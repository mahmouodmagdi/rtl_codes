==> flow/design.v <==
module CRC_16 #(
	parameter Remainder_Width = 16									 
)(
	input 	clk,													 
	input	reset_n,												 
	input	Data_in,												 
	input	Start,													 
	output	reg CRC,												 
	output  reg Done												 
);
	reg  [Remainder_Width - 1 :0] R;								 
	reg  [4:0] 					  counter;							 
	wire       					  Feedback;							 
	assign Feedback = Data_in ^ R[0];
	always @(posedge clk or negedge reset_n)
	begin
		if (!reset_n)												 
		begin
			CRC     <= 1'b0;
			Done    <= 1'b0;
			R       <= 16'b0;
			counter <= 5'b00000;
		end
		else 
		begin
			if (Start)												 
			begin
				R[0]  <= R[1];
				R[1]  <= R[2];
				R[2]  <= R[3];
				R[3]  <= R[4] ^ Feedback;
				R[4]  <= R[5];
				R[5]  <= R[6];
				R[6]  <= R[7];
				R[7]  <= R[8];
				R[8]  <= R[9];
				R[9]  <= R[10];
				R[10] <= R[11] ^ Feedback;
				R[11] <= R[12];
				R[12] <= R[13];
				R[13] <= R[14];
				R[14] <= R[15];
				R[15] <= Feedback;
				Done <= 1'b0;
			end
			else if (counter != 5'b10000)							 
			begin
				counter <= counter + 1'b1;
				CRC   <= R[0];
				R[0]  <= R[1];
				R[1]  <= R[2];
				R[2]  <= R[3];
				R[3]  <= R[4];
				R[4]  <= R[5];
				R[5]  <= R[6];
				R[6]  <= R[7];
				R[7]  <= R[8];
				R[8]  <= R[9];
				R[9]  <= R[10];
				R[10] <= R[11];
				R[11] <= R[12];
				R[12] <= R[13];
				R[13] <= R[14];
				R[14] <= R[15];
				R[15] <= 1'b0;
				Done <= 1'b1;
			end
			else
			begin
				CRC  <= 1'b0;
				Done <= 1'b0;
			end
		end
	end
endmodule 	
From RTL to reports: CRC_16:

Tool output for the design above, in the order of the flow.
Lines are those of the file above, counted from 1.
A cell with -- has no value.

* design top: CRC_16
* clock: clk
* library: sky130hd
* corner: tt_025C_1v80

Word-level counts:

Yosys after proc, flatten, opt, wreduce and memory -nomap, before mapping. Memory bits, and registers merged into a memory's read port (data or address), are not among the register bits. Print and check cells are not counted. Equal cells are merged and count once.

* muxes and demuxes: 35
* equality and inequality tests: 1
* reductions and logical operators: 2
* add/sub/neg operators: 1
* bitwise logic cells: 4

Operators with widths (count)
* 1-bit 2-to-1 mux: 35
* 5-bit by 1-bit adder with 5-bit output with constant B: 1
* 5-bit inequality test with constant B: 1
* 1-bit XOR: 3
* 2-bit AND reduction: 1
* 2-bit nonzero test: 1
* 1-bit NOT: 1

* output and inout port bits: 2
* register bits: 23

Longest topological paths:

Yosys ltp: most cells in a row. Word level: on the elaborated netlist, between registers, memories and ports. Mapped: between sequential cells and ports; inverters and the memories' decode and read muxes count.

* depth after elaboration: 3
* ABC_AREA: 0
* depth in mapped cells: 8

After synthesis:

The flow's flattened synthesis, as Yosys stat reports it; memories are mapped. The netlist is that of the ABC_AREA named above (0 if unset); the other value can give another one.

Cells by type
* sky130_fd_sc_hd__dfrtp_1: count 23, area in all 575.552 µm²
* sky130_fd_sc_hd__mux2_4: count 9, area in all 135.13 µm²
* sky130_fd_sc_hd__mux2_2: count 6, area in all 67.565 µm²
* sky130_fd_sc_hd__xnor2_1: count 5, area in all 43.792 µm²
* sky130_fd_sc_hd__mux2i_1: count 4, area in all 40.038 µm²
* sky130_fd_sc_hd__ha_1: count 2, area in all 25.024 µm²
* sky130_fd_sc_hd__buf_12: count 1, area in all 20.019 µm²
* sky130_fd_sc_hd__nor2b_1: count 2, area in all 12.512 µm²
* sky130_fd_sc_hd__buf_6: count 1, area in all 11.261 µm²
* sky130_fd_sc_hd__nand3_1: count 2, area in all 10.01 µm²
* sky130_fd_sc_hd__nor4bb_1: count 1, area in all 10.01 µm²
* sky130_fd_sc_hd__a22o_1: count 1, area in all 8.758 µm²
* sky130_fd_sc_hd__xor2_1: count 1, area in all 8.758 µm²
* sky130_fd_sc_hd__and2b_1: count 1, area in all 7.507 µm²
* sky130_fd_sc_hd__buf_4: count 1, area in all 7.507 µm²
* sky130_fd_sc_hd__inv_1: count 2, area in all 7.507 µm²
* sky130_fd_sc_hd__nor2_1: count 2, area in all 7.507 µm²
* sky130_fd_sc_hd__nand2b_1: count 1, area in all 6.256 µm²

Other cell types: 3; their cells: 3.

* sequential area: 575.6 µm²
* buffer cells: 4
* chip area (Yosys): 1018.5 µm²
* cell count: 68
* mapped flip-flops: 23

Worst setup path after synthesis:

Source: OpenSTA report_checks on the synthesized netlist (no wires, ideal clock, input and output delay 20% of the period each), path of least setup slack; recovery checks are left aside. Register names are those of the netlist, which keeps one name where synthesis merged equal registers.

* path kind: register -> register
* from: register counter[0]
* to: register R[11]
* data required time: 2335 ps
* time at the first pin: 0 ps
* path delay: 1729 ps
* slack: 731 ps
* arrival time: 1604 ps
* stages: 9
* clock period: 2460 ps
* period reached after synthesis: 1729 ps

"path delay" is the arrival time less input delay plus setup time.
"stages": output pins that drive a net of the path, with the launching flip-flop's if there is one; two outputs of one cell count as two.
"period reached after synthesis" = period - worst setup slack (recovery checks aside). The figure is calculated, with input and output delays left at 20% of the set period.
The rows between start and end are the longest chain of elaborated cells between them; the timing report does not say that the signal goes this way. Where chains are equally long, one stands for them.
A line is the first line of the expression or statement that the cell stems from. Yosys adds cells for indexed reads and writes and turns some case tables into memories.
At most two assigning lines are given for a register; there are more.

* cell sequence: sky130_fd_sc_hd__dfrtp_1 > sky130_fd_sc_hd__inv_1 > sky130_fd_sc_hd__ha_1 > sky130_fd_sc_hd__nor4bb_1 > sky130_fd_sc_hd__buf_4 > sky130_fd_sc_hd__and2b_1 > sky130_fd_sc_hd__buf_6 > sky130_fd_sc_hd__buf_12 > sky130_fd_sc_hd__mux2_4
* cells in the longest elaborated chain: 3

RTL lines, path post-synthesis
* from (decl): line 12 `reg [4:0] counter;`
* from (assign): line 22 `counter <= 5'b00000;`
* from (assign): line 48 `counter <= counter + 1'b1;`
* 5-bit inequality test: line 46 `else if (counter != 5'b10000)`
* 1-bit 2-to-1 mux: line 46
* 1-bit 2-to-1 mux: line 26 `if (Start)`
* to (assign): line 39 `R[11] <= R[12];`
* to (assign): line 61 `R[11] <= R[12];`
* to (decl): line 11 `reg [Remainder_Width - 1 :0] R;`

Timing after layout:

From the final timing report of flow run A: the path of least setup slack in the routed layout; clock arrival at registers is part of the times.
The path's times are printed in steps of 10 ps; the period is the one set.

* path kind: register -> register
* from: register counter[0]
* to: register R[4]
* time at the first pin: 300 ps
* stages: 7
* data required time: 1350 ps
* arrival time: 1800 ps
* slack: -450 ps
* clock period: 1150 ps

The rows between start and end are the longest chain of elaborated cells between them; the timing report does not say that the signal goes this way. Where chains are equally long, one stands for them.
At most two assigning lines are given for a register; there are more.

* cell sequence: sky130_fd_sc_hd__dfrtp_1 > sky130_fd_sc_hd__inv_2 > sky130_fd_sc_hd__ha_2 > sky130_fd_sc_hd__nor4bb_4 > sky130_fd_sc_hd__and2b_1 > sky130_fd_sc_hd__buf_12 > sky130_fd_sc_hd__mux2_4
* cells in the longest elaborated chain: 3

RTL lines, path after layout
* from (decl): line 12 `reg [4:0] counter;`
* from (assign): line 22 `counter <= 5'b00000;`
* from (assign): line 48 `counter <= counter + 1'b1;`
* 5-bit inequality test: line 46 `else if (counter != 5'b10000)`
* 1-bit 2-to-1 mux: line 46
* 1-bit 2-to-1 mux: line 26 `if (Start)`
* to (assign): line 32 `R[4] <= R[5];`
* to (assign): line 54 `R[4] <= R[5];`
* to (decl): line 11 `reg [Remainder_Width - 1 :0] R;`

2 stored runs of CRC_16 in the flow (synthesis by Yosys, layout by OpenROAD, sky130hd cells), in arbitrary order. Constraints: input delay and output delay 20% of the set period each, output load 0.01 pF.
"period reached" means the clock period less the worst setup slack. The figure is calculated, with input and output delays left at 20% of the set period.

### Flow run A

Settings: `period_ns=1.15`, `CORE_UTILIZATION=50`, `PLACE_DENSITY=0.91`, `CORE_MARGIN=5`, `TNS_END_PERCENT=65`, `ABC_AREA=0`, `GPL_ROUTABILITY_DRIVEN=0`, `CTS_CLUSTER_SIZE=83`, `CAP_MARGIN=20`, `SLEW_MARGIN=20`, `MIN_ROUTING_LAYER=met1`, `MAX_ROUTING_LAYER=met5`

- Cell area after synthesis: 1,018.5 µm²
- Total negative slack on setup checks: -7,385 ps
- Period reached: 1,602 ps
- Die outline area: 3,039.3 µm²
- Worst setup slack after layout: -452 ps
- Standard-cell area after layout: 1,229.9 µm²

### Flow run B

Settings: `period_ns=1.48`, `CORE_UTILIZATION=47`, `SETUP_SLACK_MARGIN=-0.06`, `PLACE_DENSITY_LB_ADDON=0.21`, `CORE_MARGIN=10`, `CELL_PAD_IN_SITES_GLOBAL_PLACEMENT=0`, `CELL_PAD_IN_SITES_DETAIL_PLACEMENT=0`, `TNS_END_PERCENT=70`, `CTS_CLUSTER_DIAMETER=118`, `CAP_MARGIN=20`, `SLEW_MARGIN=20`

- Cell area after synthesis: 1,018.5 µm²
- Total negative slack on setup checks: -1,287 ps
- Period reached: 1,590 ps
- Die outline area: 4,428.9 µm²
- Worst setup slack after layout: -110 ps
- Standard-cell area after layout: 1,260.0 µm²
