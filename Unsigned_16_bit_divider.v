==> flow/design.v <==
module Unsigned_16_bit_DIVIDER #(
		parameter DATA_WIDTH = 16									
)(
		input  reg 					  Clk, 									 
		input  reg 					  reset_n,								 
		input  reg 					  start_division,						 
		input  reg [DATA_WIDTH -1 :0] DIVIDEND,								 
		input  reg [DATA_WIDTH -1 :0] DIVISOR, 								 
		output reg [DATA_WIDTH - 1:0] quotient, 							 
		output     [DATA_WIDTH -1 :0] remainder,							 
		output  					  output_ready,							 
		output reg 					  Error									 
);
	reg [4:0] counter;														 
	reg [(DATA_WIDTH * 2) - 1 :0] dividend_copy; 							 
	reg [(DATA_WIDTH * 2) - 1 :0] DIVISOR_copy; 							 
	reg [(DATA_WIDTH * 2) - 1 :0] diff;										 
	assign remainder = dividend_copy[DATA_WIDTH - 1 :0];
	initial counter = 4'b0;		
	assign output_ready = !counter;
always @(posedge Clk or negedge reset_n) begin
		if (!reset_n) begin													 
			quotient 	  <= 16'b0;
			counter       <= 5'b0;
			dividend_copy <= 32'b0;
			DIVISOR_copy  <= 32'b0;
		end
		else if (output_ready && start_division) begin						 
			if (DIVISOR == 16'b0) begin										 
				Error <= 1'b1;												 
			end
			else begin														 
				counter  <= 16;												 
				Error    <= 1'b0;											 
				quotient <= 16'b0;											
				dividend_copy = {16'b0, DIVIDEND};							 
				DIVISOR_copy = {1'b0, DIVISOR, 15'b0};						 
			end
		end
		else if (!output_ready) begin										 
			diff = dividend_copy - DIVISOR_copy;							 
			quotient = quotient << 1;										 
			if (!diff[31]) begin											
				dividend_copy = diff;
				quotient[0] = 1'b1;
			end
			DIVISOR_copy = DIVISOR_copy >> 1;
			counter = counter - 1;
		end
	end
endmodule
Tool chain data of Unsigned_16_bit_DIVIDER:

Tool output for the design above, in the order of the flow.
Line numbers count from 1 in the design file above.
Library cell names are shortened.
The mark -- stands for no value.

* top module: Unsigned_16_bit_DIVIDER
* clock port: Clk
* library: sky130hd
* corner: tt_025C_1v80

After elaboration:

Source: Yosys, flattened and elaborated, memories not mapped. Widths are those after wreduce. Registers that Yosys merges into a memory's read port (data or address) are not register bits. Print and check cells do not count. Equal cells are merged and count once.

* bits in registers: 86
* input bits: 35
* output and inout port bits: 34
* cells after elaboration: 32

* add/subtract/negate cells: 2
* equality and inequality tests: 3
* multiplexer cells: 16
* reductions and logical operators: 6

Operators with widths (number)
* 2-to-1 mux 32 bit: 7
* subtractor 32 bit: 1
* 2-to-1 mux 16 bit: 2
* zero test 16 bit: 1
* 2-to-1 mux 15 bit: 1
* 2-to-1 mux 5 bit: 3
* subtractor 5 x 1 -> 5 bit with constant B: 1
* zero test 5 bit: 1
* inequality test 2 bit with constant B: 2
* AND reduction 2 bit: 2
* AND reduction 3 bit: 1
* 2-to-1 mux 1 bit: 3
* inequality test 2 x 1 -> 1 bit with constant B: 1
* logical AND 1 bit: 1

Logic depth:

Longest topological path by Yosys (ltp), each cell counted once; first at word level (registers and memories cut), then after technology mapping (sequential cells cut; the memories' decode and read muxes count).

* depth in word-level cells: 4
* ABC_AREA: 0
* mapped depth: 13
* depth with buffers taken out: 11

Netlist:

Source: synth_stat.txt of the flow (Yosys; design flattened, memories mapped). It holds for the ABC_AREA given above (unset counts as 0); a run with the other value may have another netlist.

* mapped cells: 654
* mapped area: 5531.6 um^2
* area of sequential cells: 2107.0 um^2
* mapped flip-flops: 84
* buffers: 47

Cell types
* dfrtp_1: number 83, total area 2.08E+03 um^2
* ha_1: number 32, total area 400.384 um^2
* nand2_1: number 95, total area 356.592 um^2
* o21ai_0: number 55, total area 275.264 um^2
* a21oi_1: number 45, total area 225.216 um^2
* nor2_1: number 54, total area 202.694 um^2
* nand3_1: number 31, total area 155.149 um^2
* inv_1: number 39, total area 146.39 um^2
* buf_4: number 17, total area 127.622 um^2
* xor2_1: number 14, total area 122.618 um^2
* mux2_4: number 8, total area 120.115 um^2
* a31oi_1: number 19, total area 118.864 um^2
* a21o_1: number 12, total area 90.086 um^2
* o31ai_1: number 12, total area 90.086 um^2
* xnor2_1: number 10, total area 87.584 um^2
* mux2_2: number 7, total area 78.826 um^2
* nand2b_1: number 12, total area 75.072 um^2
* clkbuf_1: number 19, total area 71.318 um^2

Other cell types: 42; their cells: 90.

Path before layout:

OpenSTA on the mapped netlist: ideal clock, no wires. The path of least setup slack (recovery checks aside). Input and output delay are each 20% of the period. Register names are those of the netlist, which keeps one name where synthesis merged equal registers.

* path type: register to register
* from: register dividend_copy[16]
* to: register dividend_copy[10]
* clock period: 2990 ps
* setup time: 125 ps
* time at the first pin: 0 ps
* arrival time: 2543 ps
* data required time: 2865 ps
* setup slack: 322 ps
* path delay: 2668 ps
* stages: 13
* buffers on the path: 3
* synthesis period reached: 2668 ps

"path delay" = arrival - input delay + setup time.
"stages" counts driving pins, that of a launching flip-flop among them; a cell with two outputs on the path counts twice.
"synthesis period reached" = period - worst setup slack (recovery checks aside). The figure is calculated, with input and output delays left at 20% of the set period.
Between the ends stands the longest chain of elaborated cells between them, by number of cells; it is not shown to be the way that was timed. Of several equally long chains one is given.
Each line given opens the expression or statement behind the cell; cells for indexed reads and writes are added by Yosys, which also makes memories of some case tables.
At most two assigning lines are given for a register; there are more.

* cells stage by stage: dfrtp_1 ha_1 buf_6 a21oi_4 nor2_1 o21a_1 o41a_1 a31oi_1 a21o_2 and2_4 buf_6 buf_6 mux2_4
* cells in the longest elaborated chain: 4
* elaborated cells on any way between the ends: 6
* RTL lines with such cells: 4
* classes of those cells: 1 x add/sub; 1 x eq/ne; 3 x mux; 1 x reduce/logical

RTL lines, path after synthesis
* start, declared: line 15 `reg [(DATA_WIDTH * 2) - 1 :0] dividend_copy;`
* start, assigned: line 36 `dividend_copy = {16'b0, DIVIDEND};`
* start, assigned: line 44 `dividend_copy = diff;`
* subtractor 32 bit: line 41 `diff = dividend_copy - DIVISOR_copy;`
* 2-to-1 mux 32 bit: line 43 `if (!diff[31]) begin`
* 2-to-1 mux 32 bit: line 40 `else if (!output_ready) begin`
* 2-to-1 mux 32 bit: line 28 `else if (output_ready && start_division) begin`
* end, assigned: line 36
* end, assigned: line 44
* end, declared: line 15

Worst path after layout:

From the final timing report of run A: the path of least setup slack in the routed layout; clock arrival at registers is part of the times.
The path's times are printed in steps of 10 ps; the period is the one set.

* path type: register to register
* from: register DIVISOR_copy[18]
* to: register dividend_copy[4]
* clock period: 2200 ps
* setup time: 110 ps
* time at the first pin: 350 ps
* arrival time: 2940 ps
* data required time: 2440 ps
* setup slack: -500 ps
* stages: 11
* buffers on the path: 1

Between the ends stands the longest chain of elaborated cells between them, by number of cells; it is not shown to be the way that was timed. Of several equally long chains one is given.
At most two assigning lines are given for a register; there are more.

* cells stage by stage: dfrtp_1 inv_2 ha_4 a21o_1 o21a_1 o41a_1 a31oi_2 a21o_2 and2_4 buf_6 mux2_4
* cells in the longest elaborated chain: 4
* elaborated cells on any way between the ends: 6
* RTL lines with such cells: 4
* classes of those cells: 1 x add/sub; 1 x eq/ne; 3 x mux; 1 x reduce/logical

RTL lines, path after layout
* start, declared: line 16 `reg [(DATA_WIDTH * 2) - 1 :0] DIVISOR_copy;`
* start, assigned: line 37 `DIVISOR_copy = {1'b0, DIVISOR, 15'b0};`
* start, assigned: line 47 `DIVISOR_copy = DIVISOR_copy >> 1;`
* subtractor 32 bit: line 41 `diff = dividend_copy - DIVISOR_copy;`
* 2-to-1 mux 32 bit: line 43 `if (!diff[31]) begin`
* 2-to-1 mux 32 bit: line 40 `else if (!output_ready) begin`
* 2-to-1 mux 32 bit: line 28 `else if (output_ready && start_division) begin`
* end, assigned: line 36 `dividend_copy = {16'b0, DIVIDEND};`
* end, assigned: line 44 `dividend_copy = diff;`
* end, declared: line 15 `reg [(DATA_WIDTH * 2) - 1 :0] dividend_copy;`

==> runs of Unsigned_16_bit_DIVIDER <==
Settings and measured results of 2 stored flow runs for module Unsigned_16_bit_DIVIDER (sky130hd), not sorted in any way. The constraints put input and output delay at 20% of the set period each and load the outputs with 0.01 pF.
By "period reached" is meant the clock period of the run minus its worst setup slack. This is arithmetic on one report: input and output delays are still those of the set period (20% each).
"worst setup path time": the worst setup path's part of the clock period (all of it between registers, 20% less for each end at a port) less its slack. A launch clock that arrives late makes it longer, a capture clock that arrives late makes it shorter.
"worst setup path time" is given in steps of 10 ps.

### Run A

Settings: `period_ns=2.2`, `CORE_UTILIZATION=22`, `PLACE_DENSITY=0.58`, `CORE_ASPECT_RATIO=0.71`, `CORE_MARGIN=4`, `CELL_PAD_IN_SITES_GLOBAL_PLACEMENT=2`, `GPL_TIMING_DRIVEN=0`, `SLEW_MARGIN=30`, `CAP_MARGIN=20`

- Period reached: 2704 ps
- Worst hold slack after layout: 498 ps
- Standard-cell area after layout: 8082.8 um^2
- Sum of negative setup slack: -14525 ps
- Die outline area: 27781.8 um^2
- Lowest setup slack: -504 ps
- Mapped cell area after synthesis: 5531.6 um^2
- Worst setup path time: 2700 ps
- Critical path kind: register to register
- Utilization after layout: 0.33

### Run B

Settings: `period_ns=1.53`, `CORE_UTILIZATION=37`, `PLACE_DENSITY=0.85`, `CORE_ASPECT_RATIO=0.95`, `CELL_PAD_IN_SITES_GLOBAL_PLACEMENT=1`, `CELL_PAD_IN_SITES_DETAIL_PLACEMENT=2`, `ABC_AREA=1`, `GPL_TIMING_DRIVEN=1`, `CTS_CLUSTER_DIAMETER=385`, `CAP_MARGIN=5`, `MIN_ROUTING_LAYER=met1`, `MAX_ROUTING_LAYER=met5`, `CORE_MARGIN=2`, `SLEW_MARGIN=20`

Not finished: placement ended with error DPL-0033.
